==> flow/design.v <==
module ecc_checker_7(data_in, checker_in, parity_in);
input      [ 56:0] data_in;
output reg [  5:0] checker_in;
output reg         parity_in;
always @(*) begin
    checker_in[0] = data_in[56] ^ data_in[55] ^ data_in[53] ^ data_in[52] ^ data_in[50] ^ data_in[48] ^ data_in[46] ^ data_in[45] ^ data_in[43] ^ data_in[41] ^ data_in[39] ^ data_in[37] ^ data_in[35] ^ data_in[33] ^ data_in[31] ^ data_in[30] ^ data_in[28] ^ data_in[26] ^ data_in[24] ^ data_in[22] ^ data_in[20] ^ data_in[18] ^ data_in[16] ^ data_in[14] ^ data_in[12] ^ data_in[10] ^ data_in[8] ^ data_in[6] ^ data_in[4] ^ data_in[2] ^ data_in[0] ;
    checker_in[1] = data_in[56] ^ data_in[54] ^ data_in[53] ^ data_in[51] ^ data_in[50] ^ data_in[47] ^ data_in[46] ^ data_in[44] ^ data_in[43] ^ data_in[40] ^ data_in[39] ^ data_in[36] ^ data_in[35] ^ data_in[32] ^ data_in[31] ^ data_in[29] ^ data_in[28] ^ data_in[25] ^ data_in[24] ^ data_in[21] ^ data_in[20] ^ data_in[17] ^ data_in[16] ^ data_in[13] ^ data_in[12] ^ data_in[9] ^ data_in[8] ^ data_in[5] ^ data_in[4] ^ data_in[1] ^ data_in[0] ;
    checker_in[2] = data_in[55] ^ data_in[54] ^ data_in[53] ^ data_in[49] ^ data_in[48] ^ data_in[47] ^ data_in[46] ^ data_in[42] ^ data_in[41] ^ data_in[40] ^ data_in[39] ^ data_in[34] ^ data_in[33] ^ data_in[32] ^ data_in[31] ^ data_in[27] ^ data_in[26] ^ data_in[25] ^ data_in[24] ^ data_in[19] ^ data_in[18] ^ data_in[17] ^ data_in[16] ^ data_in[11] ^ data_in[10] ^ data_in[9] ^ data_in[8] ^ data_in[3] ^ data_in[2] ^ data_in[1] ^ data_in[0] ;
    checker_in[3] = data_in[52] ^ data_in[51] ^ data_in[50] ^ data_in[49] ^ data_in[48] ^ data_in[47] ^ data_in[46] ^ data_in[38] ^ data_in[37] ^ data_in[36] ^ data_in[35] ^ data_in[34] ^ data_in[33] ^ data_in[32] ^ data_in[31] ^ data_in[23] ^ data_in[22] ^ data_in[21] ^ data_in[20] ^ data_in[19] ^ data_in[18] ^ data_in[17] ^ data_in[16] ^ data_in[7] ^ data_in[6] ^ data_in[5] ^ data_in[4] ^ data_in[3] ^ data_in[2] ^ data_in[1] ^ data_in[0] ;
    checker_in[4] = data_in[45] ^ data_in[44] ^ data_in[43] ^ data_in[42] ^ data_in[41] ^ data_in[40] ^ data_in[39] ^ data_in[38] ^ data_in[37] ^ data_in[36] ^ data_in[35] ^ data_in[34] ^ data_in[33] ^ data_in[32] ^ data_in[31] ^ data_in[15] ^ data_in[14] ^ data_in[13] ^ data_in[12] ^ data_in[11] ^ data_in[10] ^ data_in[9] ^ data_in[8] ^ data_in[7] ^ data_in[6] ^ data_in[5] ^ data_in[4] ^ data_in[3] ^ data_in[2] ^ data_in[1] ^ data_in[0] ;
    checker_in[5] = data_in[30] ^ data_in[29] ^ data_in[28] ^ data_in[27] ^ data_in[26] ^ data_in[25] ^ data_in[24] ^ data_in[23] ^ data_in[22] ^ data_in[21] ^ data_in[20] ^ data_in[19] ^ data_in[18] ^ data_in[17] ^ data_in[16] ^ data_in[15] ^ data_in[14] ^ data_in[13] ^ data_in[12] ^ data_in[11] ^ data_in[10] ^ data_in[9] ^ data_in[8] ^ data_in[7] ^ data_in[6] ^ data_in[5] ^ data_in[4] ^ data_in[3] ^ data_in[2] ^ data_in[1] ^ data_in[0] ;
    parity_in = data_in[0] ^ data_in[1] ^ data_in[2] ^ data_in[3] ^ data_in[4] ^ data_in[5] ^ data_in[6] ^ data_in[7] ^ data_in[8] ^ data_in[9] ^ data_in[10] ^ data_in[11] ^ data_in[12] ^ data_in[13] ^ data_in[14] ^ data_in[15] ^ data_in[16] ^ data_in[17] ^ data_in[18] ^ data_in[19] ^ data_in[20] ^ data_in[21] ^ data_in[22] ^ data_in[23] ^ data_in[24] ^ data_in[25] ^ data_in[26] ^ data_in[27] ^ data_in[28] ^ data_in[29] ^ data_in[30] ^ data_in[31] ^ data_in[32] ^ data_in[33] ^ data_in[34] ^ data_in[35] ^ data_in[36] ^ data_in[37] ^ data_in[38] ^ data_in[39] ^ data_in[40] ^ data_in[41] ^ data_in[42] ^ data_in[43] ^ data_in[44] ^ data_in[45] ^ data_in[46] ^ data_in[47] ^ data_in[48] ^ data_in[49] ^ data_in[50] ^ data_in[51] ^ data_in[52] ^ data_in[53] ^ data_in[54] ^ data_in[55] ^ data_in[56] ^ checker_in[0] ^ checker_in[1] ^ checker_in[2] ^ checker_in[3] ^ checker_in[4] ^ checker_in[5] ;
end  
endmodule
module data_mem_7(clock, reset, we, data_in, data_out);
input              clock;
input              reset;
input              we;
input      [ 56:0] data_in;
output reg [ 56:0] data_out;
always @(posedge clock) begin
    if (reset) begin
        data_out <= 0;
    end
    else if (we) begin
        data_out <= data_in;
    end
end
endmodule
module ecc_mem_7(clock, reset, we, checker_in, parity_in, checker_out, parity_out);
input              clock;
input              reset;
input              we;
input      [  5:0] checker_in;
input              parity_in;
output reg [  5:0] checker_out;
output reg         parity_out;
always @(posedge clock) begin
    if (reset) begin
        checker_out <= 0;
        parity_out <= 0;
    end
    else if (we) begin
        checker_out <= checker_in;
        parity_out <= parity_in;
    end
end
endmodule
module ecc_corrector_7(data_out, checker_out, parity_out, correct_data_out, error);
input      [ 56:0] data_out;
input      [  5:0] checker_out;
input              parity_out;
output reg [ 56:0] correct_data_out;
output reg         error;
reg        [  5:0] syndrome;
reg                parity;
always @(*) begin
    syndrome[0] = data_out[56] ^ data_out[55] ^ data_out[53] ^ data_out[52] ^ data_out[50] ^ data_out[48] ^ data_out[46] ^ data_out[45] ^ data_out[43] ^ data_out[41] ^ data_out[39] ^ data_out[37] ^ data_out[35] ^ data_out[33] ^ data_out[31] ^ data_out[30] ^ data_out[28] ^ data_out[26] ^ data_out[24] ^ data_out[22] ^ data_out[20] ^ data_out[18] ^ data_out[16] ^ data_out[14] ^ data_out[12] ^ data_out[10] ^ data_out[8] ^ data_out[6] ^ data_out[4] ^ data_out[2] ^ data_out[0] ^ checker_out[0] ;
    syndrome[1] = data_out[56] ^ data_out[54] ^ data_out[53] ^ data_out[51] ^ data_out[50] ^ data_out[47] ^ data_out[46] ^ data_out[44] ^ data_out[43] ^ data_out[40] ^ data_out[39] ^ data_out[36] ^ data_out[35] ^ data_out[32] ^ data_out[31] ^ data_out[29] ^ data_out[28] ^ data_out[25] ^ data_out[24] ^ data_out[21] ^ data_out[20] ^ data_out[17] ^ data_out[16] ^ data_out[13] ^ data_out[12] ^ data_out[9] ^ data_out[8] ^ data_out[5] ^ data_out[4] ^ data_out[1] ^ data_out[0] ^ checker_out[1] ;
    syndrome[2] = data_out[55] ^ data_out[54] ^ data_out[53] ^ data_out[49] ^ data_out[48] ^ data_out[47] ^ data_out[46] ^ data_out[42] ^ data_out[41] ^ data_out[40] ^ data_out[39] ^ data_out[34] ^ data_out[33] ^ data_out[32] ^ data_out[31] ^ data_out[27] ^ data_out[26] ^ data_out[25] ^ data_out[24] ^ data_out[19] ^ data_out[18] ^ data_out[17] ^ data_out[16] ^ data_out[11] ^ data_out[10] ^ data_out[9] ^ data_out[8] ^ data_out[3] ^ data_out[2] ^ data_out[1] ^ data_out[0] ^ checker_out[2] ;
    syndrome[3] = data_out[52] ^ data_out[51] ^ data_out[50] ^ data_out[49] ^ data_out[48] ^ data_out[47] ^ data_out[46] ^ data_out[38] ^ data_out[37] ^ data_out[36] ^ data_out[35] ^ data_out[34] ^ data_out[33] ^ data_out[32] ^ data_out[31] ^ data_out[23] ^ data_out[22] ^ data_out[21] ^ data_out[20] ^ data_out[19] ^ data_out[18] ^ data_out[17] ^ data_out[16] ^ data_out[7] ^ data_out[6] ^ data_out[5] ^ data_out[4] ^ data_out[3] ^ data_out[2] ^ data_out[1] ^ data_out[0] ^ checker_out[3] ;
    syndrome[4] = data_out[45] ^ data_out[44] ^ data_out[43] ^ data_out[42] ^ data_out[41] ^ data_out[40] ^ data_out[39] ^ data_out[38] ^ data_out[37] ^ data_out[36] ^ data_out[35] ^ data_out[34] ^ data_out[33] ^ data_out[32] ^ data_out[31] ^ data_out[15] ^ data_out[14] ^ data_out[13] ^ data_out[12] ^ data_out[11] ^ data_out[10] ^ data_out[9] ^ data_out[8] ^ data_out[7] ^ data_out[6] ^ data_out[5] ^ data_out[4] ^ data_out[3] ^ data_out[2] ^ data_out[1] ^ data_out[0] ^ checker_out[4] ;
    syndrome[5] = data_out[30] ^ data_out[29] ^ data_out[28] ^ data_out[27] ^ data_out[26] ^ data_out[25] ^ data_out[24] ^ data_out[23] ^ data_out[22] ^ data_out[21] ^ data_out[20] ^ data_out[19] ^ data_out[18] ^ data_out[17] ^ data_out[16] ^ data_out[15] ^ data_out[14] ^ data_out[13] ^ data_out[12] ^ data_out[11] ^ data_out[10] ^ data_out[9] ^ data_out[8] ^ data_out[7] ^ data_out[6] ^ data_out[5] ^ data_out[4] ^ data_out[3] ^ data_out[2] ^ data_out[1] ^ data_out[0] ^ checker_out[5] ;
    parity = data_out[0] ^ data_out[1] ^ data_out[2] ^ data_out[3] ^ data_out[4] ^ data_out[5] ^ data_out[6] ^ data_out[7] ^ data_out[8] ^ data_out[9] ^ data_out[10] ^ data_out[11] ^ data_out[12] ^ data_out[13] ^ data_out[14] ^ data_out[15] ^ data_out[16] ^ data_out[17] ^ data_out[18] ^ data_out[19] ^ data_out[20] ^ data_out[21] ^ data_out[22] ^ data_out[23] ^ data_out[24] ^ data_out[25] ^ data_out[26] ^ data_out[27] ^ data_out[28] ^ data_out[29] ^ data_out[30] ^ data_out[31] ^ data_out[32] ^ data_out[33] ^ data_out[34] ^ data_out[35] ^ data_out[36] ^ data_out[37] ^ data_out[38] ^ data_out[39] ^ data_out[40] ^ data_out[41] ^ data_out[42] ^ data_out[43] ^ data_out[44] ^ data_out[45] ^ data_out[46] ^ data_out[47] ^ data_out[48] ^ data_out[49] ^ data_out[50] ^ data_out[51] ^ data_out[52] ^ data_out[53] ^ data_out[54] ^ data_out[55] ^ data_out[56] ^ checker_out[0] ^ checker_out[1] ^ checker_out[2] ^ checker_out[3] ^ checker_out[4] ^ checker_out[5] ^ parity_out ;
    error = 0;
    if (syndrome == 0 && parity == 0) begin
        error = 0;
    end
    if (syndrome != 0 && parity == 0) begin
        error = 1;
    end
    if (syndrome == 0 && parity != 0) begin
        error = 0;
    end
    if (syndrome != 0 && parity != 0) begin
        error = 0;
    end
    correct_data_out = data_out;
    if (error == 0 && syndrome != 0) begin
        case(syndrome)
            3: correct_data_out[56] = ~data_out[56];
            5: correct_data_out[55] = ~data_out[55];
            6: correct_data_out[54] = ~data_out[54];
            7: correct_data_out[53] = ~data_out[53];
            9: correct_data_out[52] = ~data_out[52];
            10: correct_data_out[51] = ~data_out[51];
            11: correct_data_out[50] = ~data_out[50];
            12: correct_data_out[49] = ~data_out[49];
            13: correct_data_out[48] = ~data_out[48];
            14: correct_data_out[47] = ~data_out[47];
            15: correct_data_out[46] = ~data_out[46];
            17: correct_data_out[45] = ~data_out[45];
            18: correct_data_out[44] = ~data_out[44];
            19: correct_data_out[43] = ~data_out[43];
            20: correct_data_out[42] = ~data_out[42];
            21: correct_data_out[41] = ~data_out[41];
            22: correct_data_out[40] = ~data_out[40];
            23: correct_data_out[39] = ~data_out[39];
            24: correct_data_out[38] = ~data_out[38];
            25: correct_data_out[37] = ~data_out[37];
            26: correct_data_out[36] = ~data_out[36];
            27: correct_data_out[35] = ~data_out[35];
            28: correct_data_out[34] = ~data_out[34];
            29: correct_data_out[33] = ~data_out[33];
            30: correct_data_out[32] = ~data_out[32];
            31: correct_data_out[31] = ~data_out[31];
            33: correct_data_out[30] = ~data_out[30];
            34: correct_data_out[29] = ~data_out[29];
            35: correct_data_out[28] = ~data_out[28];
            36: correct_data_out[27] = ~data_out[27];
            37: correct_data_out[26] = ~data_out[26];
            38: correct_data_out[25] = ~data_out[25];
            39: correct_data_out[24] = ~data_out[24];
            40: correct_data_out[23] = ~data_out[23];
            41: correct_data_out[22] = ~data_out[22];
            42: correct_data_out[21] = ~data_out[21];
            43: correct_data_out[20] = ~data_out[20];
            44: correct_data_out[19] = ~data_out[19];
            45: correct_data_out[18] = ~data_out[18];
            46: correct_data_out[17] = ~data_out[17];
            47: correct_data_out[16] = ~data_out[16];
            48: correct_data_out[15] = ~data_out[15];
            49: correct_data_out[14] = ~data_out[14];
            50: correct_data_out[13] = ~data_out[13];
            51: correct_data_out[12] = ~data_out[12];
            52: correct_data_out[11] = ~data_out[11];
            53: correct_data_out[10] = ~data_out[10];
            54: correct_data_out[9] = ~data_out[9];
            55: correct_data_out[8] = ~data_out[8];
            56: correct_data_out[7] = ~data_out[7];
            57: correct_data_out[6] = ~data_out[6];
            58: correct_data_out[5] = ~data_out[5];
            59: correct_data_out[4] = ~data_out[4];
            60: correct_data_out[3] = ~data_out[3];
            61: correct_data_out[2] = ~data_out[2];
            62: correct_data_out[1] = ~data_out[1];
            63: correct_data_out[0] = ~data_out[0];
        endcase
    end
end  
endmodule
module mem_with_ecc_7(clock, reset, we, data_in, correct_data_out, error);
input              clock;
input              reset;
input              we;
input      [ 56:0] data_in;
output     [ 56:0] correct_data_out;
output             error;
wire       [ 56:0] data_out;
wire       [  5:0] checker_in;
wire       [  5:0] checker_out;
wire               parity_in;
wire               parity_out;
ecc_checker_7 u_checker(data_in, checker_in, parity_in);
data_mem_7 u_datamem(clock, reset, we, data_in, data_out);
ecc_mem_7 u_eccmem(clock, reset, we, checker_in, parity_in, checker_out, parity_out);
ecc_corrector_7 u_corrector(data_out, checker_out, parity_out, correct_data_out, error);
endmodule
# From RTL to reports: mem_with_ecc_7
# Tool output for the design above, in the order of the flow.
# Lines are those of the file above, counted from 1.
# Not given: n/a
dict set report setup {
  top {mem_with_ecc_7}
  clock_port {clock}
  cell_library {sky130hd}
  corner {tt_025C_1v80}
}

# Word-level counts
# Counts by Yosys on the flattened word-level netlist (proc, flatten, opt, wreduce; memories kept). Register bits leave out memories and registers merged into their read ports (data or address); mux counts leave out enables and synchronous resets folded into registers. Print and check cells are left out. Cells with the same type and inputs are merged into one.
dict set report op_classes {
  bitwise 550
  n_eq 57
  n_mux 61
  reduce_and_logical 6
}
# op n
set ops {}
lappend ops {{XOR 1 bit} 491}
lappend ops {{equality test 6 bit with constant B} 31}
lappend ops {{equality test 6 x 5 -> 1 bit with constant B} 15}
lappend ops {{two-way mux 1 bit} 60}
lappend ops {{inverter 1 bit} 59}
lappend ops {{two-way mux 57 bit} 1}
lappend ops {{equality test 6 x 4 -> 1 bit with constant B} 7}
lappend ops {{equality test 6 x 3 -> 1 bit with constant B} 3}
lappend ops {{equality test 6 x 2 -> 1 bit with constant B} 1}
lappend ops {{zero test 6 bit} 1}
lappend ops {{nonzero test 6 bit} 1}
lappend ops {{logical AND 1 bit} 4}
dict set report bits {
  out_inout_bits 58
  register_bits 64
}

# Longest topological paths
# Depth = most cells in a row (Yosys ltp): at word level without a register or memory, in the mapped netlist without a sequential cell, where the memories' decode and read muxes count.
dict set report depth {
  ltp_word 71
  abc_area 0
  mapped_depth 10
  depth_no_buf 7
}

# Netlist
# Yosys stat after the flow's synthesis: flattened, memories mapped to cells. It holds for the ABC_AREA given above (unset counts as 0); a run with the other value may have another netlist.
# cell_type n
set by_type {}
lappend by_type {sky130_fd_sc_hd__xnor2_1 173}
lappend by_type {sky130_fd_sc_hd__dfxtp_1 64}
lappend by_type {sky130_fd_sc_hd__xnor3_1 44}
lappend by_type {sky130_fd_sc_hd__mux2i_1 63}
lappend by_type {sky130_fd_sc_hd__xor2_1 41}
lappend by_type {sky130_fd_sc_hd__nand4_2 20}
lappend by_type {sky130_fd_sc_hd__nor2_1 65}
lappend by_type {sky130_fd_sc_hd__nand4b_1 20}
lappend by_type {sky130_fd_sc_hd__xor3_1 4}
lappend by_type {sky130_fd_sc_hd__nand4_1 14}
lappend by_type {sky130_fd_sc_hd__clkbuf_1 14}
lappend by_type {sky130_fd_sc_hd__buf_2 10}
lappend by_type {sky130_fd_sc_hd__buf_6 4}
lappend by_type {sky130_fd_sc_hd__and4bb_1 3}
lappend by_type {sky130_fd_sc_hd__buf_4 5}
lappend by_type {sky130_fd_sc_hd__and2_1 4}
lappend by_type {sky130_fd_sc_hd__nand2b_1 4}
lappend by_type {sky130_fd_sc_hd__xnor3_2 1}
# Other cell types: 8; their cells: 12.
dict set report synth_totals {
  synth_area_um2 5999.5
  stdcells 565
  ffs 64
  sequential_area_um2 1281.2
}
# The figures by module come from a second, unflattened synthesis with its own total; it is not the netlist above.
dict set report unflattened {
  cells_unflattened 565
  area_unflattened_um2 5957.0
}
# Rows give one instance, submodules left out.
# module mod_seq_area_um2 n_inst n_cells area_um2
set by_module {}
lappend by_module {ecc_corrector_7 0.0 1 262 2398.6}
lappend by_module {data_mem_7 1141.1 1 184 2058.2}
lappend by_module {ecc_checker_7 0.0 1 97 1252.5}
lappend by_module {ecc_mem_7 140.1 1 22 247.7}
lappend by_module {mem_with_ecc_7 0.0 1 0 0.0}

# Worst setup path after synthesis
# OpenSTA on the mapped netlist: ideal clock, no wires. The path of least setup slack (recovery checks aside). Input and output delay are each 20% of the period. Register names are those of the netlist, which keeps one name where synthesis merged equal registers.
dict set report synth_path {
  path_type {register to output}
  start {register u_datamem.data_out[6]}
  end {output port correct_data_out[24]}
  n_path_buf 2
  out_delay_ps 1192
  t_arrival_ps 2722
  setup_slack_ps 2046
  driving_pins 10
  required_ps 4768
  tclk_ps 5960
  delay_ps 2722
  synth_period_reached_ps 3914
}
# "delay_ps" is the arrival time less input delay plus setup time.
# At an output port there is no setup time.
# "driving_pins": output pins that drive a net of the path, with the launching flip-flop's if there is one; two outputs of one cell count as two.
# "synth_period_reached_ps" is the clock period less the worst setup slack; recovery checks do not enter. This is arithmetic on one report: input and output delays are still those of the set period (20% each).
# Between the ends stands the longest chain of elaborated cells between them, by number of cells; it is not shown to be the way that was timed. Of several equally long chains one is given.
# A line is the first line of the expression or statement that the cell stems from. Yosys adds cells for indexed reads and writes and turns some case tables into memories.
dict set report synth_via {
  cell_sequence {sky130_fd_sc_hd__dfxtp_1 > sky130_fd_sc_hd__xor2_1 > sky130_fd_sc_hd__xnor3_1 > sky130_fd_sc_hd__xnor3_2 > sky130_fd_sc_hd__xnor3_1 > sky130_fd_sc_hd__and2_1 > sky130_fd_sc_hd__clkbuf_1 > sky130_fd_sc_hd__buf_4 > sky130_fd_sc_hd__nand4_2 > sky130_fd_sc_hd__xnor2_1}
  elab_chain_cells 66
  cone_cells 101
}
# element line_no
set synth_rtl {}
lappend synth_rtl {{from (decl)} 20} ;# output reg [ 56:0] data_out;
lappend synth_rtl {{from (assign)} 23} ;# data_out <= 0;
lappend synth_rtl {{from (assign)} 26} ;# data_out <= data_in;
lappend synth_rtl {{XOR 1 bit (58 in a row)} 64} ;# parity = data_out[0] ^ data_out[1] ^ data_out[2] ^ data_out[3] ^ data_out[4] ^ data_out[5] ^ data_out[6] ^ dat ...
lappend synth_rtl {{inverter 1 bit} 69} ;# if (syndrome != 0 && parity == 0) begin
lappend synth_rtl {{logical AND 1 bit} 69}
lappend synth_rtl {{two-way mux 1 bit} 69}
lappend synth_rtl {{two-way mux 1 bit} 72} ;# if (syndrome == 0 && parity != 0) begin
lappend synth_rtl {{two-way mux 1 bit} 75} ;# if (syndrome != 0 && parity != 0) begin
lappend synth_rtl {{inverter 1 bit} 79} ;# if (error == 0 && syndrome != 0) begin
lappend synth_rtl {{logical AND 1 bit} 79}
lappend synth_rtl {{two-way mux 57 bit} 79}
lappend synth_rtl {{to (decl)} 147} ;# output     [ 56:0] correct_data_out;

# Path in the finished layout
# Path of least setup slack in the final report of entry A (OpenROAD, finished layout, wires in). Where an end is a register, its clock arrival counts in the times.
# The path's times are printed in steps of 10 ps; the period is the one set.
dict set report layout_path {
  path_type {register to output}
  start {register u_datamem.data_out[43]}
  end {output port correct_data_out[49]}
  n_path_buf 9
  driving_pins 17
  tclk_ps 4380
  required_ps 3500
  out_delay_ps 880
  setup_slack_ps 50
  t_arrival_ps 3450
}
# Between the ends stands the longest chain of elaborated cells between them, by number of cells; it is not shown to be the way that was timed. Of several equally long chains one is given.
dict set report layout_via {
  cell_sequence {sky130_fd_sc_hd__dfxtp_2 > sky130_fd_sc_hd__xnor3_1 > sky130_fd_sc_hd__xnor2_2 > sky130_fd_sc_hd__buf_4 > sky130_fd_sc_hd__xnor3_1 > sky130_fd_sc_hd__xnor3_2 > sky130_fd_sc_hd__xnor2_4 > sky130_fd_sc_hd__buf_6 > sky130_fd_sc_hd__buf_6 > sky130_fd_sc_hd__buf_6 > sky130_fd_sc_hd__buf_16 > sky130_fd_sc_hd__buf_8 > sky130_fd_sc_hd__buf_6 > sky130_fd_sc_hd__buf_6 > sky130_fd_sc_hd__nand4b_1 > sky130_fd_sc_hd__xnor2_1 > sky130_fd_sc_hd__buf_2}
  elab_chain_cells 38
  cone_cells 113
}
# element line_no
set layout_rtl {}
lappend layout_rtl {{from (decl)} 20} ;# output reg [ 56:0] data_out;
lappend layout_rtl {{from (assign)} 23} ;# data_out <= 0;
lappend layout_rtl {{from (assign)} 26} ;# data_out <= data_in;
lappend layout_rtl {{XOR 1 bit (30 in a row)} 62} ;# syndrome[4] = data_out[45] ^ data_out[44] ^ data_out[43] ^ data_out[42] ^ data_out[41] ^ data_out[40] ^ data_o ...
lappend layout_rtl {{nonzero test 6 bit} 69} ;# if (syndrome != 0 && parity == 0) begin
lappend layout_rtl {{logical AND 1 bit} 69}
lappend layout_rtl {{two-way mux 1 bit} 69}
lappend layout_rtl {{two-way mux 1 bit} 72} ;# if (syndrome == 0 && parity != 0) begin
lappend layout_rtl {{two-way mux 1 bit} 75} ;# if (syndrome != 0 && parity != 0) begin
lappend layout_rtl {{inverter 1 bit} 79} ;# if (error == 0 && syndrome != 0) begin
lappend layout_rtl {{logical AND 1 bit} 79}
lappend layout_rtl {{two-way mux 57 bit} 79}
lappend layout_rtl {{to (decl)} 147} ;# output     [ 56:0] correct_data_out;

; 2 stored runs of mem_with_ecc_7 in the flow (synthesis by Yosys, layout by OpenROAD, sky130hd cells), in arbitrary order. Constraints: input delay and output delay 20% of the set period each, output load 0.01 pF.
; "worst_path_time_ps": the worst setup path's part of the clock period (all of it between registers, 20% less for each end at a port) less its slack. A launch clock that arrives late makes it longer, a capture clock that arrives late makes it shorter.
; "worst_path_time_ps" is known to 10 ps.

[entry A: settings]
period_ns = 4.38
CORE_UTILIZATION = 47
SETUP_SLACK_MARGIN = 0.39
PLACE_DENSITY = 0.66
HOLD_SLACK_MARGIN = 0.21
CORE_ASPECT_RATIO = 1.3
CTS_CLUSTER_DIAMETER = 26
CAP_MARGIN = 10
CORE_MARGIN = 2
SLEW_MARGIN = 20
[entry A: results]
synth_chip_area_um2 = 5999.5
design.die.area_um2 = 13692.4
fin_hold_ws_ps = 524
final_cell_area_um2 = 8623.3
setup_ws_ps = 49
worst_path_time_ps = 3450
timing.worst_path_kind = register to output

[entry B: settings]
period_ns = 4.77
CORE_UTILIZATION = 21
CELL_PAD_IN_SITES_DETAIL_PLACEMENT = 0
TNS_END_PERCENT = 65
SLEW_MARGIN = 25
CAP_MARGIN = 20
CORE_MARGIN = 2
[entry B: results]
synth_chip_area_um2 = 5999.5
design.die.area_um2 = 29937.7
fin_hold_ws_ps = 513
final_cell_area_um2 = 8270.4
setup_ws_ps = 87
worst_path_time_ps = 3730
timing.worst_path_kind = register to output
