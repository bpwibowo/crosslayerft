==> flow/design.v <==
module avfcl_acc_iq (
    input             clk,
    input             reset,
    input [3:0]       valid,
    input [3:0]       fast_or_slow,
    input [(14-4)-1:0] 	  duration_fast,
    input [(14-4)-1:0]      duration_slow,
    input [3:0][7:0]  vlt_values,
    input [7:0]       counter256,
    output [25-1:0]     iq_acc
);
logic [25-1:0] acc;
logic [16-1:0] vbits_fast, vbits_fast_snapshot;
logic [16-1:0] vbits_slow, vbits_slow_snapshot;
logic snapshot_ready;
assign iq_acc = acc;
always_ff @(posedge clk) begin : proc_iq_acc
	logic [16-1:0] vbits_fast_total;
	logic [16-1:0] vbits_slow_total;
	bit [31:0] i;
	if(reset) begin
		acc <= 0;
		vbits_fast <= 0;
		vbits_slow <= 0;
		vbits_fast_snapshot <= 0;
		vbits_slow_snapshot <= 0;
		snapshot_ready <= 0;
	end else begin
		vbits_fast_total = 0;
		vbits_slow_total = 0;
		for (i=0; i<4; i=i+1) begin
			if (valid[i]) begin
				if (fast_or_slow[i]) begin
					vbits_fast_total = vbits_fast_total + vlt_values[i];
				end
				else begin
					vbits_slow_total = vbits_slow_total + vlt_values[i];
				end
			end
		end
		if (counter256 == 0) begin
			vbits_fast <= 0;
			vbits_slow <= 0;
			vbits_fast_snapshot <= vbits_fast + vbits_fast_total;
			vbits_slow_snapshot <= vbits_slow + vbits_slow_total;
			snapshot_ready <= 1;
		end
		else begin
			vbits_fast <= vbits_fast + vbits_fast_total;
			vbits_slow <= vbits_slow + vbits_slow_total;
			snapshot_ready <= 0;
		end
		if (snapshot_ready) begin
			 acc <= acc + (vbits_fast_snapshot)*duration_fast +
			 	(vbits_slow_snapshot)*duration_slow;
		end
	end
end
endmodule  
module avfcl_acc_rob (
    input             clk,
    input             reset,
    input [3:0]       valid,
    input [3:0]       fast_or_slow,
    input [(14-4)-1:0]      duration_dp,
    input [(14-4)-1:0] 	  duration_fast,
    input [(14-4)-1:0]      duration_slow,
    input [3:0][7:0]  vlt_dp_values,
    input [3:0][7:0]  vlt_wb_values,
    input [7:0]       counter256,
    output [25-1:0]     rob_acc
);
logic [25-1:0] acc;
logic [16-1:0] vbits_fast, vbits_fast_snapshot;
logic [16-1:0] vbits_slow, vbits_slow_snapshot;
logic [16-1:0] vbits, vbits_snapshot;
logic snapshot_ready;
assign rob_acc = acc;
always_ff @(posedge clk) begin : proc_rob_acc
	logic [16-1:0] vbits_fast_total;
	logic [16-1:0] vbits_slow_total;
	logic [16-1:0] vbits_total;
	bit [31:0] i;
	if(reset) begin
		acc <= 0;
		vbits_fast <= 0;
		vbits_slow <= 0;
		vbits <= 0;
		vbits_fast_snapshot <= 0;
		vbits_slow_snapshot <= 0;
		vbits_snapshot <= 0;
		snapshot_ready <= 0;
	end else begin
		vbits_fast_total = 0;
		vbits_slow_total = 0;
		vbits_total = 0;
		for (i=0; i<4; i=i+1) begin
			if (valid[i]) begin
				vbits_total = vbits_total + vlt_dp_values[i];
				if (fast_or_slow[i]) begin
					vbits_fast_total = vbits_fast_total + vlt_wb_values[i];
				end
				else begin
					vbits_slow_total = vbits_slow_total + vlt_wb_values[i];
				end
			end
		end
		if (counter256 == 0) begin
			vbits_fast <= 0;
			vbits_slow <= 0;
			vbits <= 0;
			vbits_fast_snapshot <= vbits_fast + vbits_fast_total;
			vbits_slow_snapshot <= vbits_slow + vbits_slow_total;
			vbits_snapshot <= vbits + vbits_total;
			snapshot_ready <= 1;
		end
		else begin
			vbits_fast <= vbits_fast + vbits_fast_total;
			vbits_slow <= vbits_slow + vbits_slow_total;
			vbits <= vbits + vbits_total;
			snapshot_ready <= 0;
		end
		if (snapshot_ready) begin
			 acc <= acc + (vbits_fast_snapshot)*duration_fast +
			 	(vbits_slow_snapshot)*duration_slow +
			 	(vbits_snapshot)*duration_dp;
		end
	end
end
endmodule  
module avfcl_acc_lq (
    input             clk,
    input             reset,
    input [3:0]       valid,
    input [(14-4)-1:0]      duration_dp,
    input [(14-4)-1:0]      duration_wb,
    input [7:0]       vlt_dp_values,
    input [7:0]       vlt_wb_values,
    output [25-1:0]     lq_acc
);
logic [25-1:0] acc;
assign lq_acc = acc;
always_ff @(posedge clk) begin : proc_lq_acc
	logic [25-1:0] acc_total;
	bit [31:0] i;
	if(reset) begin
		acc <= 0;
	end else begin
		acc_total = 0;
		for (i=0; i<4; i=i+1) begin
			if (valid[i]) begin
				acc_total = acc_total +
					(duration_dp * vlt_dp_values[i]);
				acc_total = acc_total +
					(duration_wb * vlt_wb_values[i]);
			end
		end
		acc <= lq_acc + acc_total;
	end
end
endmodule  
module avfcl_acc_sq (
    input             clk,
    input             reset,
    input [3:0]       valid,
    input [(14-4)-1:0]      duration_dp,
    input [(14-4)-1:0]      duration_wb,
    input [7:0]       vlt_dp_values,
    input [7:0]       vlt_wb_values,
    output [25-1:0]     sq_acc
);
logic [25-1:0] acc;
assign sq_acc = acc;
always_ff @(posedge clk) begin : proc_sq_acc
	logic [25-1:0] acc_total;
	bit [31:0] i;
	if(reset) begin
		acc <= 0;
	end else begin
		acc_total = 0;
		for (i=0; i<4; i=i+1) begin
			if (valid[i]) begin
				acc_total = acc_total +
					(duration_dp * vlt_dp_values[i]);
				acc_total = acc_total +
					(duration_wb * vlt_wb_values[i]);
			end
		end
		acc <= sq_acc + acc_total;
	end
end
endmodule  
module avfcl_acc_ib (
    input             clk,
    input             reset,
    input [3:0]       valid,
    input [(14-4)-1:0]      duration,
    input [3:0][7:0]  vlt_values,
    input [7:0]       counter256,
    output [25-1:0]     ib_acc
);
logic [25-1:0] acc;
logic [16-1:0] vbits;
assign ib_acc = acc;
always_ff @(posedge clk) begin : proc_ib_acc
	bit [31:0] i;
	logic [16-1:0] vbits_total;
	if(reset) begin
		acc <= 0;
		vbits <= 0;
	end else begin
		for (i=0; i<4; i=i+1) begin
			if (valid[i]) begin
				vbits_total = vbits_total + vlt_values[i];
			end
		end
		if (counter256 == 0) begin
			acc <= acc + (vbits_total+vbits)*duration;
			vbits <= 0;
		end
		else begin
			vbits <= vbits + vbits_total;
		end
	end
end
endmodule  
module avfcl_acc_prf (
    input             clk,
    input             reset,
    input             valid,
    input [5:0]       next_rlc,
    output [25-1:0]     prf_acc
);
logic [25-1:0] acc;
logic [5:0] rlc;
assign prf_acc = acc;
always_ff @(posedge clk) begin : proc_prf_acc
	logic [25-1:0] acc_total;
	if(reset) begin
		rlc <= 0;
		acc <= 0;
	end else begin
		acc <= acc + {rlc,6'b0};
		if (valid) begin
			rlc <= next_rlc;
		end
	end
end
endmodule  
======== Tool chain data of avfcl_acc_rob ========
Tool output for the design above, in the order of the flow.
Line numbers count from 1 in the design file above.
Operators: Yosys type, input widths -> output width; for muxes data width and select width s.
Not given: n/a
design
  design top .............................. avfcl_acc_rob
  clock input ............................. clk
  standard-cell library ................... sky130hd
  library corner .......................... tt_025C_1v80

======== Word level ========
Counts by Yosys on the flattened word-level netlist (proc, flatten, opt, wreduce; memories kept). Register bits leave out memories and registers merged into their read ports (data or address); mux counts leave out enables and synchronous resets folded into registers. Print and check cells are left out. Cells with the same type and inputs are merged into one.
bit counts
  bits in registers ....................... 122
  latch bits .............................. 0
  RAM bits ................................ 0
  bits in read-only memories .............. 0
  word width x clocked read ports ......... 0
  memories ................................ 0
  output and inout bits ................... 25
  elaborated cells ........................ 61
operators by class
  $add $sub $neg .......................... 15
  multiply operators ...................... 3
  divide/modulo/power cells ............... 0
  order comparisons ....................... 0
  eq/ne operators ......................... 0
  shifts and indexed selects .............. 0
  multiplexer cells ....................... 33
  bitwise logic cells ..................... 0
  reduce/logical cells .................... 2
operator list
  kind             number
  $mul 16x10->25   3
  $mux 16          27
  $add 16x8->16    9
  $add 25x25->25   3
  $add 16x16->16   3
  $mux 8           5
  $logic_not 8->1  1
  $reduce_or 2->1  1
  $mux 1           1

======== Longest topological paths ========
Longest topological path by Yosys (ltp), each cell counted once; first at word level (registers and memories cut), then after technology mapping (sequential cells cut; the memories' decode and read muxes count).
depth
  depth in word-level cells ............... 16
  ABC_AREA ................................ 0
  gate-level depth with buffers ........... 32
  depth with buffers taken out ............ 30

======== After synthesis ========
Yosys stat after the flow's synthesis: flattened, memories mapped to cells. It holds for the ABC_AREA given above (unset counts as 0); a run with the other value may have another netlist.
cell types
  cell type                  number  area in all (um^2)
  sky130_fd_sc_hd__fa_1      453     9.07E+03
  sky130_fd_sc_hd__ha_1      226     2.83E+03
  sky130_fd_sc_hd__dfxtp_1   122     2.44E+03
  sky130_fd_sc_hd__inv_1     571     2.14E+03
  sky130_fd_sc_hd__nand2_1   450     1689.12
  sky130_fd_sc_hd__and2_1    174     1.09E+03
  sky130_fd_sc_hd__xnor2_1   76      665.638
  sky130_fd_sc_hd__a21oi_1   113     565.542
  sky130_fd_sc_hd__nor2_1    145     544.272
  sky130_fd_sc_hd__o21ai_0   96      480.461
  sky130_fd_sc_hd__clkbuf_1  119     446.678
  sky130_fd_sc_hd__xor2_1    42      367.853
  sky130_fd_sc_hd__a21o_1    38      285.274
  sky130_fd_sc_hd__o21a_1    36      270.259
  sky130_fd_sc_hd__mux2i_1   21      210.202
  sky130_fd_sc_hd__mux2_2    15      168.912
  sky130_fd_sc_hd__and3_1    26      162.656
  sky130_fd_sc_hd__a211oi_1  19      142.637
Not listed: further types 52, cells in them 232.
mapped netlist
  cells in the netlist .................... 2974
  synthesis area .......................... 25301.8 um^2
  area of sequential cells ................ 2442.3 um^2
  mapped flip-flops ....................... 122
  buffers ................................. 125

======== Worst setup path after synthesis ========
Path of least setup slack by OpenSTA after synthesis, without wires, with an ideal clock, recovery checks aside; 20% of the period is set as input and as output delay. Where synthesis merged equal registers, the netlist keeps one of their names.
path after synthesis
  path kind ............................... input port to flip-flop
  from .................................... input port duration_dp[6]
  to ...................................... register acc[23]
  clock period ............................ 12.3 ns
  external input delay .................... 2.460 ns
  time at the first pin ................... 2.460 ns
  arrival time ............................ 8.615 ns
  slack ................................... 3.544 ns
  delay of the path ....................... 6.295 ns
  driving pins on the path ................ 24
  path buffers ............................ 1
  synthesis period reached ................ 8.756 ns
"delay of the path" is the arrival time less input delay plus setup time.
"driving pins on the path": output pins that drive a net of the path, with the launching flip-flop's if there is one; two outputs of one cell count as two.
"synthesis period reached" is the clock period less the worst setup slack; recovery checks do not enter. This is arithmetic on one report: input and output delays are still those of the set period (20% each).
The rows between start and end are the longest chain of elaborated cells between them; the timing report does not say that the signal goes this way. Where chains are equally long, one stands for them.
Each line given opens the expression or statement behind the cell; cells for indexed reads and writes are added by Yosys, which also makes memories of some case tables.
between the ends, after synthesis
  cells stage by stage .................... sky130_fd_sc_hd__clkbuf_1 -> sky130_fd_sc_hd__nand2_1 -> sky130_fd_sc_hd__fa_1 -> sky130_fd_sc_hd__inv_1 -> sky130_fd_sc_hd__fa_1 -> sky130_fd_sc_hd__fa_1 -> sky130_fd_sc_hd__inv_1 -> sky130_fd_sc_hd__fa_1 -> sky130_fd_sc_hd__inv_1 -> sky130_fd_sc_hd__fa_1 -> sky130_fd_sc_hd__inv_1 -> sky130_fd_sc_hd__fa_1 -> sky130_fd_sc_hd__inv_1 -> sky130_fd_sc_hd__fa_1 -> sky130_fd_sc_hd__inv_1 -> sky130_fd_sc_hd__fa_1 -> sky130_fd_sc_hd__inv_1 -> sky130_fd_sc_hd__ha_1 -> sky130_fd_sc_hd__and3_1 -> sky130_fd_sc_hd__o211a_1 -> sky130_fd_sc_hd__a21boi_0 -> sky130_fd_sc_hd__a2bb2oi_1 -> sky130_fd_sc_hd__mux2i_1 -> sky130_fd_sc_hd__o311ai_0
  cells in the longest elaborated chain ... 2
  elaborated cells between the ends (all ways) .. 2
ends and longest elaborated chain, after synthesis
  element             RTL line  source
  start: declaration  65        input [(14-4)-1:0]      duration_dp,
  $mul 16x10->25      126       (vbits_snapshot)*duration_dp;
  $add 25x25->25      124       acc <= acc + (vbits_fast_snapshot)*duration_fast +
  end: assignment     85        acc <= 0;
  end: assignment     124
  end: declaration    73        logic [25-1:0] acc;

======== Path in the finished layout ========
From the final timing report of flow run A: the path of least setup slack in the routed layout; clock arrival at registers is part of the times.
path post-layout
  path kind ............................... input port to flip-flop
  from .................................... input port duration_dp[6]
  to ...................................... register acc[23]
  clock period ............................ 15.4 ns
  external input delay .................... 3.08 ns
  time at the first pin ................... 3.08 ns
  arrival time ............................ 10.58 ns
  slack ................................... 5.13 ns
  driving pins on the path ................ 22
  path buffers ............................ 1
The rows between start and end are the longest chain of elaborated cells between them; the timing report does not say that the signal goes this way. Where chains are equally long, one stands for them.
between the ends, post-layout
  cells stage by stage .................... sky130_fd_sc_hd__clkdlybuf4s50_1 -> sky130_fd_sc_hd__nand2_1 -> sky130_fd_sc_hd__fa_1 -> sky130_fd_sc_hd__fa_1 -> sky130_fd_sc_hd__inv_1 -> sky130_fd_sc_hd__fa_1 -> sky130_fd_sc_hd__inv_1 -> sky130_fd_sc_hd__fa_1 -> sky130_fd_sc_hd__fa_1 -> sky130_fd_sc_hd__fa_1 -> sky130_fd_sc_hd__inv_1 -> sky130_fd_sc_hd__fa_1 -> sky130_fd_sc_hd__inv_1 -> sky130_fd_sc_hd__fa_1 -> sky130_fd_sc_hd__inv_1 -> sky130_fd_sc_hd__ha_1 -> sky130_fd_sc_hd__nor4_1 -> sky130_fd_sc_hd__o21ai_0 -> sky130_fd_sc_hd__a21boi_0 -> sky130_fd_sc_hd__a2bb2oi_1 -> sky130_fd_sc_hd__mux2i_1 -> sky130_fd_sc_hd__o311ai_0
  cells in the longest elaborated chain ... 2
  elaborated cells between the ends (all ways) .. 2
ends and longest elaborated chain, post-layout
  element             RTL line  source
  start: declaration  65        input [(14-4)-1:0]      duration_dp,
  $mul 16x10->25      126       (vbits_snapshot)*duration_dp;
  $add 25x25->25      124       acc <= acc + (vbits_fast_snapshot)*duration_fast +
  end: assignment     85        acc <= 0;
  end: assignment     124
  end: declaration    73        logic [25-1:0] acc;

Data sheet: physical implementation of avfcl_acc_rob

Design avfcl_acc_rob on sky130hd. What follows are 2 stored runs of the flow, each under its own settings; their order means nothing. The constraints put input and output delay at 20% of the set period each and load the outputs with 0.01 pF.

Flow files of flow run A
==> flow/run.sh <==
#!/bin/bash
# the make line also repeats the synthesis and layout settings of config.mk as NAME=value (left out here)
make -C /OpenROAD-flow-scripts/flow DESIGN_CONFIG=/design/flow/config.mk WORK_HOME=/design/flow/orfs CLKGATE_MAP_FILE= finish
==> flow/config.mk <==
export PLATFORM = sky130hd
export DESIGN_NAME = avfcl_acc_rob
export DESIGN_NICKNAME = avfcl_acc_rob
export VERILOG_FILES = /design/flow/design.v
export SDC_FILE = /design/flow/constraint.sdc
export NUM_CORES = 4
export LEC_CHECK = 0
export CAP_MARGIN = 20
export CORE_MARGIN = 9
export CORE_UTILIZATION = 56
export CTS_CLUSTER_DIAMETER = 250
export MAX_ROUTING_LAYER = met4
export MIN_ROUTING_LAYER = met1
export PLACE_DENSITY_LB_ADDON = 0.16
export SETUP_SLACK_MARGIN = 2.43
export SLEW_MARGIN = 20
export TNS_END_PERCENT = 50
==> flow/constraint.sdc <==
create_clock -name core_clock -period 15.4 [get_ports {clk}]
set_input_delay 3.0800 -clock core_clock [delete_from_list [all_inputs] [get_ports {clk}]]
set_output_delay 3.0800 -clock core_clock [all_outputs]
set_load 0.01 [all_outputs]

report of flow run A
yosys chip area after synthesis (um^2): 25301.8
finish__design__die__area: 53157.9
finish__design__instance__area__stdcell: 27595.2
finish__timing__setup__ws: 5.132
finish__timing__setup__tns: 0.000

Flow files of flow run B
==> flow/run.sh <==
#!/bin/bash
# the make line also repeats the synthesis and layout settings of config.mk as NAME=value (left out here)
make -C /OpenROAD-flow-scripts/flow DESIGN_CONFIG=/design/flow/config.mk WORK_HOME=/design/flow/orfs CLKGATE_MAP_FILE= finish
==> flow/config.mk <==
export PLATFORM = sky130hd
export DESIGN_NAME = avfcl_acc_rob
export DESIGN_NICKNAME = avfcl_acc_rob
export VERILOG_FILES = /design/flow/design.v
export SDC_FILE = /design/flow/constraint.sdc
export NUM_CORES = 4
export LEC_CHECK = 0
export CAP_MARGIN = 20
export CELL_PAD_IN_SITES_DETAIL_PLACEMENT = 2
export CORE_ASPECT_RATIO = 1.21
export CORE_MARGIN = 2
export CORE_UTILIZATION = 29
export CTS_CLUSTER_SIZE = 32
export GPL_TIMING_DRIVEN = 0
export HOLD_SLACK_MARGIN = 0.05
export MAX_ROUTING_LAYER = met4
export MIN_ROUTING_LAYER = met2
export PLACE_DENSITY = 0.82
export SLEW_MARGIN = 20
export TNS_END_PERCENT = 80
==> flow/constraint.sdc <==
create_clock -name core_clock -period 17.0 [get_ports {clk}]
set_input_delay 3.4000 -clock core_clock [delete_from_list [all_inputs] [get_ports {clk}]]
set_output_delay 3.4000 -clock core_clock [all_outputs]
set_load 0.01 [all_outputs]

report of flow run B: did not finish, route, GRT-0116
